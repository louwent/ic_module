==> flow/design.v <==
`timescale 1ns / 1ps
module differentiator #(parameter word_size = 8)
						( output [word_size - 1 : 0] data_out,
						  input  [word_size - 1 : 0] data_in,
						  input                      hold,
						  input                      clk,rst_n
							);
	reg [word_size - 1 : 0] buffer;
	assign data_out = data_in - buffer;
	always @ (posedge clk) begin
		if(!rst_n)
			buffer <= 0;
		else if(hold)
			buffer <= buffer;
		else
			buffer <= data_in;
	end
endmodule
* Reports on differentiator *
The steps from the RTL of differentiator to its reports follow in flow order.
Lines are those of the file above, counted from 1.
Operators carry their Yosys type and port widths (W data, S select, Z words).
Cell names lack the library's common part.
A cell with - has no value.

inputs
  top = differentiator
  clock = clk
  library = sky130hd
  timing corner = tt_025C_1v80

* After elaboration *
Source: Yosys, flattened and elaborated, memories not mapped. Widths are those after wreduce; folded enables and synchronous resets count as part of the registers. Registers that Yosys merges into a memory's read port (data or address) are not register bits. Print and check cells do not count. Equal cells are merged and count once.

storage and ports
  input bits = 11
  register bits after elaboration = 8

cells by class
  $add $sub $neg = 1

operator list
  operator       count
  $sub A8 B8 Y8  1

* Depth *
Yosys ltp: most cells in a row. Word level: on the elaborated netlist, between registers, memories and ports. Mapped: between sequential cells and ports; inverters and the memories' decode and read muxes count.

logic depth
  depth in word-level cells = 1
  ABC_AREA = 0
  depth in mapped cells = 8
  mapped depth without buffers = 8

* Synthesis result *
Yosys stat after the flow's synthesis: flattened, memories mapped to cells. It holds for the ABC_AREA given above (unset counts as 0); a run with the other value may have another netlist.

synthesis totals
  mapped flip-flops = 8
  cell count = 68
  buffer cells = 1
  synthesis area = 626.9 um^2
  sequential area = 160.2 um^2

cell types
  cell type  count  area in all (um^2)
  dfxtp_1    8      160.154
  ha_1       7      87.584
  mux2i_1    8      80.077
  nor2b_1    8      50.048
  xnor2_1    5      43.792
  inv_1      9      33.782
  a21o_1     3      22.522
  fa_1       1      20.019
  a21oi_1    3      15.014
  a31oi_1    2      12.512
  o211ai_2   1      12.512
  a311o_1    1      10.01
  a21o_2     1      8.758
  a21oi_2    1      8.758
  xor2_1     1      8.758
  a211oi_1   1      7.507
  nor2_1     2      7.507
  o21bai_1   1      7.507

Other cell types: 5; their cells: 5.

* Path before layout *
Path of least setup slack by OpenSTA after synthesis, without wires, with an ideal clock, recovery checks aside; 20% of the period is set as input and as output delay. Where synthesis merged equal registers, the netlist keeps one of their names.

path after synthesis
  path kind = input to output
  start point = input data_in[0]
  end point = output data_out[6]
  clock period = 2.06 ns
  buffers on the path = 0
  external output delay = 0.412 ns
  setup slack = -0.034 ns
  path delay = 1.270 ns
  arrival = 1.682 ns
  required time = 1.648 ns
  stages on the path = 8
  time at the first pin = 0.412 ns
  period reached after synthesis = 2.094 ns

"path delay" = arrival - input delay + setup time.
At an output port there is no setup time.
"stages on the path" counts driving pins, that of a launching flip-flop among them; a cell with two outputs on the path counts twice.
"period reached after synthesis" = period - worst setup slack (recovery checks aside). The figure is calculated, with input and output delays left at 20% of the set period.
Between the ends stands the longest chain of elaborated cells between them, by number of cells; it is not shown to be the way that was timed. Of several equally long chains one is given.
A line is the first line of the expression or statement that the cell stems from. Yosys adds cells for indexed reads and writes and turns some case tables into memories.

on the way, after synthesis
  cell sequence = inv_1 ha_1 inv_1 fa_1 a211oi_1 o21bai_1 a21oi_1 xnor2_1
  length of the longest elaborated chain = 1
  elaborated cells on any way between the ends = 1
  RTL lines with such cells = 1
  those cells by class = add/sub (1)

RTL lines, path after synthesis
  element             RTL line  RTL
  start: declaration  4         input [word_size - 1 : 0] data_in,
  $sub A8 B8 Y8       9         assign data_out = data_in - buffer;
  end: declaration    3         ( output [word_size - 1 : 0] data_out,

* Worst path after layout *
From the final timing report of run A: the path of least setup slack in the routed layout; clock arrival at registers is part of the times.

path after layout
  path kind = input to output
  start point = input data_in[0]
  end point = output data_out[2]
  required time = 2.73 ns
  buffers on the path = 3
  external output delay = 0.68 ns
  time at the first pin = 0.68 ns
  arrival = 2.58 ns
  stages on the path = 8
  setup slack = 0.15 ns
  clock period = 3.41 ns

Between the ends stands the longest chain of elaborated cells between them, by number of cells; it is not shown to be the way that was timed. Of several equally long chains one is given.

on the way, after layout
  cell sequence = clkdlybuf4s50_1 inv_1 ha_1 inv_1 fa_1 buf_4 xor2_1 clkdlybuf4s50_1
  length of the longest elaborated chain = 1
  elaborated cells on any way between the ends = 1
  RTL lines with such cells = 1
  those cells by class = add/sub (1)

RTL lines, path after layout
  element             RTL line  RTL
  start: declaration  4         input [word_size - 1 : 0] data_in,
  $sub A8 B8 Y8       9         assign data_out = data_in - buffer;
  end: declaration    3         ( output [word_size - 1 : 0] data_out,

## Implementation results

2 stored runs of differentiator in the flow (synthesis by Yosys, layout by OpenROAD, sky130hd cells), in arbitrary order. Constraints: input delay and output delay 20% of the set period each, output load 0.01 pF.
"achieved clock period (ns)" = clock period - worst setup slack. The figure is calculated, with input and output delays left at 20% of the set period.
By "worst setup path time (ns)" is meant the share of the clock period that the worst setup path is allowed (20% is reserved at inputs, 20% at outputs), minus its slack. Clock arrival times at its registers enter into it.
"finish__power__total": no workload was simulated; the value follows from the tool's default switching activity.

settings of run A
{
  "period_ns": 3.41,
  "CAP_MARGIN": 20,
  "CORE_MARGIN": 2,
  "CORE_UTILIZATION": 40,
  "SLEW_MARGIN": 20
}
report of run A
yosys chip area after synthesis (um^2): 626.9
finish__design__die__area: 1899.7
finish__design__instance__area__stdcell: 894.6
finish__design__instance__utilization: 0.6008
finish__timing__setup__ws: 0.150
finish__timing__setup__tns: 0.000
finish__timing__hold__ws: 0.517
finish__power__total: 3.047e-04
achieved clock period (ns): 3.260
worst setup path time (ns): 1.90
worst setup path kind: input to output

settings of run B
{
  "period_ns": 2.85,
  "CORE_UTILIZATION": 46,
  "SETUP_SLACK_MARGIN": 0.11,
  "PLACE_DENSITY_LB_ADDON": 0.03,
  "CORE_ASPECT_RATIO": 1.23,
  "CORE_MARGIN": 8,
  "GPL_TIMING_DRIVEN": 0,
  "CTS_CLUSTER_SIZE": 32,
  "MIN_ROUTING_LAYER": "met2",
  "CAP_MARGIN": 20,
  "SLEW_MARGIN": 20
}
report of run B
yosys chip area after synthesis (um^2): 626.9
finish__design__die__area: 2806.3
finish__design__instance__area__stdcell: 887.1
finish__design__instance__utilization: 0.7133
finish__timing__setup__ws: 0.190
finish__timing__setup__tns: 0.000
finish__timing__hold__ws: 0.521
finish__power__total: 3.700e-04
achieved clock period (ns): 2.660
worst setup path time (ns): 1.52
worst setup path kind: input to output
